==> flow/design.v <==
module Design (
input ic ,
input cv,
input cl,
input ep,
input [1:0] co,
input mc,
input mi,
input CNL,
input ai,
input vb,
input clk,
input Mm,
input[3:0] InPass,
output reg [4:0] action
);
reg vp;
reg [4:0] CurrentState; 
reg [4:0] nextState ;
reg [3:0] Password= 4'b1111;
parameter IDLE= 5'b00000;
always @(posedge clk or posedge CNL) 
begin
    if(CNL)
    begin
        CurrentState<=IDLE;
    end
    else
    begin
        CurrentState<=nextState;
    end
end
parameter S1  = 5'b00001;
parameter S2  = 5'b00010;
parameter S3  = 5'b00011;
parameter S4  = 5'b00100;
parameter S5  = 5'b00101;
parameter S6  = 5'b00110;
parameter S7  = 5'b00111;
parameter S8  = 5'b01000;
parameter S9  = 5'b01001;
parameter S10 = 5'b01010;
parameter S12 = 5'b01100;
parameter S13 = 5'b01101;
always @ (*)
begin
    case (CurrentState)
    IDLE : begin 
          if(ic==0) begin
          nextState=IDLE;
			 action = 5'b00000;
			 end
          else 
			 begin
          nextState=S1;
			 action = 5'b00001;
			 end
          end
    S1  : begin
         if(cv==0)
			begin
         nextState=IDLE;
			action = 5'b00000;
			end
         else 
			begin
         nextState=S2;
			action = 5'b00010;
			end
         end
    S2  : begin
         if(cl==0)
			begin
         nextState=S2;
			action = 5'b00010;
			end
         else 
			begin
         nextState=S3;
			action = 5'b00011;
			end
         end 
    S3  : begin
         if(ep==0)
			begin
         nextState=S3;
			action = 5'b00011;
			end
         else
			begin
         nextState=S4;
			action = 5'b00100;
			end
         end
    S4  : begin
         if(InPass==Password)
            vp = 1;
         else
            vp = 0;
         if(vp==0)
			begin
         nextState=S3;
			action = 5'b00011;
			end
         else 
			begin
         nextState=S5;
			action = 5'b00101;
			end
         end
    S5  : begin
         if(co==2'b00)
			begin
         nextState=S6;
			action = 5'b00110;
			end
         else if (co==2'b01)
			begin
         nextState=S7;
			action = 5'b00111;
			end
         else if(co==2'b10)
			begin
         nextState=S8;
			action = 5'b01000;
			end
         else if(co==2'b11)
			begin
         nextState=S9;
			action = 5'b01001;
			end
         else 
			begin
         nextState=IDLE;
			action = 5'b00000;
			end
         end 
    S6  : begin
         if(mi==1 && mc==1)
			begin
         nextState=S10;
			action = 5'b01010;
			end
			else if(Mm)
			begin
         nextState=S5;
			action = 5'b00101;
			end
         else if (mi==0 || mc==0)
			begin
         nextState=S6;
			action = 5'b00110;
			end
         else 
			begin
         nextState=S6;
			action = 5'b00110;
			end
         end 
    S7 : begin
         if(ai==0)
			begin
         nextState=S7;
			action = 5'b00111;
			end
         else 
			begin
         nextState=S12;
			action = 5'b01100;
			end
end
    S8 : begin
         if(Mm==0)
			begin
         nextState=S8;
			action = 5'b01000;
			end
         else 
			begin
         nextState=S5;
			action = 5'b00101;
			end
         end
    S9 : begin
        if(Mm==1)
		  begin
         nextState=S5;
			action = 5'b00101;
			end
         else
		begin
         nextState=S9;
			action = 5'b01001;
			end
         end
    S10 : begin
         if(Mm==1)
			begin
         nextState=S5;
			action = 5'b00101;
			end
         else 
			begin
         nextState=S10;
			action = 5'b01010;
			end
         end
    S12 : begin
         if(vb==1)
			begin
         nextState=S13;
			action = 5'b01101;
			end
         else 
			begin
         nextState=S5;
			action = 5'b00101;
			end
         end
    S13 : begin
	 if(Mm==1)
			begin
         nextState=S5;
			action = 5'b00101;
	end
	else
		begin
         nextState=S13;
		action = 5'b01101;
			end
	end
        default: 
         begin
         nextState=IDLE;
			action = 5'b00000;
         end
    endcase
end
endmodule
* Step by step through the tools: Design
The steps from the RTL of Design to its reports follow in flow order.
Lines are those of the file above, counted from 1.
Library cell names are shortened.
Not given: -
- Design top :: Design
- Clock input :: clk
- Cell library :: sky130hd
- Timing corner :: tt_025C_1v80

* Elaborated design
Counts by Yosys on the flattened word-level netlist (proc, flatten, opt, wreduce; memories kept). Register bits leave out memories and registers merged into their read ports (data or address); mux counts leave out enables and synchronous resets folded into registers. Print and check cells are left out. Cells with the same type and inputs are merged into one.
- Eq/ne operators :: 16
- Mux-type cells :: 19
- Reduce/logical cells :: 3
** Operator list (count)
- parallel mux 4 bit (select 13 bit) :: 1
- 2-to-1 mux 4 bit :: 11
- == test 4 bit with constant B :: 6
- == test 4 x 3 -> 1 bit with constant B :: 4
- == test 4 x 2 -> 1 bit with constant B :: 2
- 2-to-1 mux 3 bit :: 2
- logical NOT 5 bit :: 1
- == test 2 bit with constant B :: 2
- == test 4 x 1 -> 1 bit with constant B :: 1
- 2-to-1 mux 2 bit :: 2
- 2-to-1 mux 1 bit :: 3
- == test 2 x 1 -> 1 bit with constant B :: 1
- logical NOT 2 bit :: 1
- logical AND 1 bit :: 1
- Register bits :: 4
- Bits of input ports :: 17
- Output and inout bits :: 5
- Elaborated cells :: 39

* Longest topological paths
Depth = most cells in a row (Yosys ltp): at word level without a register or memory, in the mapped netlist without a sequential cell, where the memories' decode and read muxes count.
- Word-level depth :: 6
- ABC_AREA :: 0
- Depth in mapped cells :: 5
- Gate-level depth less buffers :: 3

* Synthesis result
The flow's flattened synthesis, as Yosys stat reports it; memories are mapped. The netlist is that of the ABC_AREA named above (0 if unset); the other value can give another one.
The area totals of this step are shown rounded.
** Cell types
- dfrtp_1 :: count 4, area in all 100.096 µm²
- buf_6 :: count 4, area in all 45.043 µm²
- a221o_1 :: count 2, area in all 20.019 µm²
- mux2i_1 :: count 2, area in all 20.019 µm²
- inv_1 :: count 5, area in all 18.768 µm²
- nand2b_1 :: count 3, area in all 18.768 µm²
- and3b_1 :: count 2, area in all 17.517 µm²
- a22oi_1 :: count 2, area in all 15.014 µm²
- nor3b_1 :: count 2, area in all 15.014 µm²
- o31ai_1 :: count 2, area in all 15.014 µm²
- nor2b_1 :: count 2, area in all 12.512 µm²
- nand2_1 :: count 3, area in all 11.261 µm²
- o221a_1 :: count 1, area in all 11.261 µm²
- a21bo_2 :: count 1, area in all 10.01 µm²
- a21oi_1 :: count 2, area in all 10.01 µm²
- and4b_1 :: count 1, area in all 10.01 µm²
- nor4bb_1 :: count 1, area in all 10.01 µm²
- o21ai_0 :: count 2, area in all 10.01 µm²
Not listed: further types 16, cells in them 16.
- Mapped cells :: 57
- Synthesis area :: 480 µm²
- Sequential part of the area :: 100 µm²
- Flip-flop cells :: 4
- Buffers :: 6

* Timing after synthesis
Source: OpenSTA report_checks on the synthesized netlist (no wires, ideal clock, input and output delay 20% of the period each), path of least setup slack; recovery checks are left aside. Register names are those of the netlist, which keeps one name where synthesis merged equal registers.
- Path type :: register -> output
- From :: register CurrentState[1]
- To :: output port action[3]
- Clock period :: 2.22 ns
- External output delay :: 0.444 ns
- Launch time at the first pin :: 0.000 ns
- Arrival time :: 1.241 ns
- Data required time :: 1.776 ns
- Path slack :: 0.535 ns
- Path delay :: 1.241 ns
- Stages :: 5
- Buffers on the path :: 1
- Synthesis period reached :: 1.685 ns
"path delay" is the arrival time less input delay plus setup time.
A path that ends at an output port has no setup time.
"stages" counts driving pins, that of a launching flip-flop among them; a cell with two outputs on the path counts twice.
"synthesis period reached" = period - worst setup slack (recovery checks aside). The figure is calculated, with input and output delays left at 20% of the set period.
Between the ends stands the longest chain of elaborated cells between them, by number of cells; it is not shown to be the way that was timed. Of several equally long chains one is given.
A line is the first line of the expression or statement that the cell stems from. Yosys adds cells for indexed reads and writes and turns some case tables into memories.
- Cell sequence :: dfrtp_1 > buf_6 > nand2b_1 > o221a_1 > o31ai_1
- Length of the longest elaborated chain :: 2
- Elaborated cells on any way between the ends :: 14
- Source lines of those cells :: 1
- Those cells by class :: eq/ne (12); mux (1); reduce/logical (1)
** RTL lines, path post-synthesis
- start, assigned :: line 26 : CurrentState<=IDLE;
- start, assigned :: line 30 : CurrentState<=nextState;
- == test 4 bit :: line 47 : case (CurrentState)
- parallel mux 4 bit (select 13 bit) :: line 47
- end, declared :: line 15 : output reg [4:0] action

* Worst path after layout
From the final timing report of record 1: the path of least setup slack in the routed layout; clock arrival at registers is part of the times.
- Path type :: register -> output
- From :: register CurrentState[1]
- To :: output port action[1]
- Clock period :: 1.66 ns
- External output delay :: 0.33 ns
- Launch time at the first pin :: 0.25 ns
- Arrival time :: 1.76 ns
- Data required time :: 1.33 ns
- Path slack :: -0.43 ns
- Stages :: 7
- Buffers on the path :: 3
Between the ends stands the longest chain of elaborated cells between them, by number of cells; it is not shown to be the way that was timed. Of several equally long chains one is given.
- Cell sequence :: dfrtp_1 > buf_6 > buf_8 > nor4b_2 > a22oi_1 > o221ai_1 > buf_2
- Length of the longest elaborated chain :: 2
- Elaborated cells on any way between the ends :: 14
- Source lines of those cells :: 1
- Those cells by class :: eq/ne (12); mux (1); reduce/logical (1)
** RTL lines, path post-layout
- start, assigned :: line 26 : CurrentState<=IDLE;
- start, assigned :: line 30 : CurrentState<=nextState;
- == test 4 bit :: line 47 : case (CurrentState)
- parallel mux 4 bit (select 13 bit) :: line 47
- end, declared :: line 15 : output reg [4:0] action

Ticket comment

Record of 2 stored runs of the RTL-to-layout flow on Design, platform sky130hd. The runs are unordered. Constraints: input delay and output delay 20% of the set period each, output load 0.01 pF.
"achieved period" = clock period - worst setup slack. The figure is calculated, with input and output delays left at 20% of the set period.
By "allowed time less slack (worst setup path)" is meant the share of the clock period that the worst setup path is allowed (20% is reserved at inputs, 20% at outputs), minus its slack. Clock arrival times at its registers enter into it.
"total design power" rests on the timing tool's default activity at the inputs, not on a simulated workload.
Values from the reports are rounded here.

** Record 1
- Settings :: period_ns=1.66; CORE_UTILIZATION=36; CORE_ASPECT_RATIO=0.84; CORE_MARGIN=3; CELL_PAD_IN_SITES_DETAIL_PLACEMENT=1; ABC_AREA=0; GPL_TIMING_DRIVEN=0; CAP_MARGIN=20; SLEW_MARGIN=20
- Synthesized cell area :: 480 µm²
- Total design power :: 1400 uW
- Die footprint :: 1800 µm²
- Standard-cell area of the final layout :: 860 µm²
- Final design utilization :: 73 %
- Achieved period :: 2.092 ns
- Allowed time less slack (worst setup path) :: 1.76 ns
- Kind of the worst setup path :: register -> output
- Worst setup slack after layout :: -0.43 ns
- Post-route setup TNS :: -1.4 ns

** Record 2
- Settings :: period_ns=1.66; CORE_UTILIZATION=51; SETUP_SLACK_MARGIN=0.28; PLACE_DENSITY_LB_ADDON=0.22; CELL_PAD_IN_SITES_GLOBAL_PLACEMENT=2; TNS_END_PERCENT=25; ABC_AREA=1; CTS_CLUSTER_SIZE=89; SLEW_MARGIN=5; MAX_ROUTING_LAYER=met4; CAP_MARGIN=20; CORE_MARGIN=2
- Outcome :: no final report: floorplanning broke off with PDN-0185
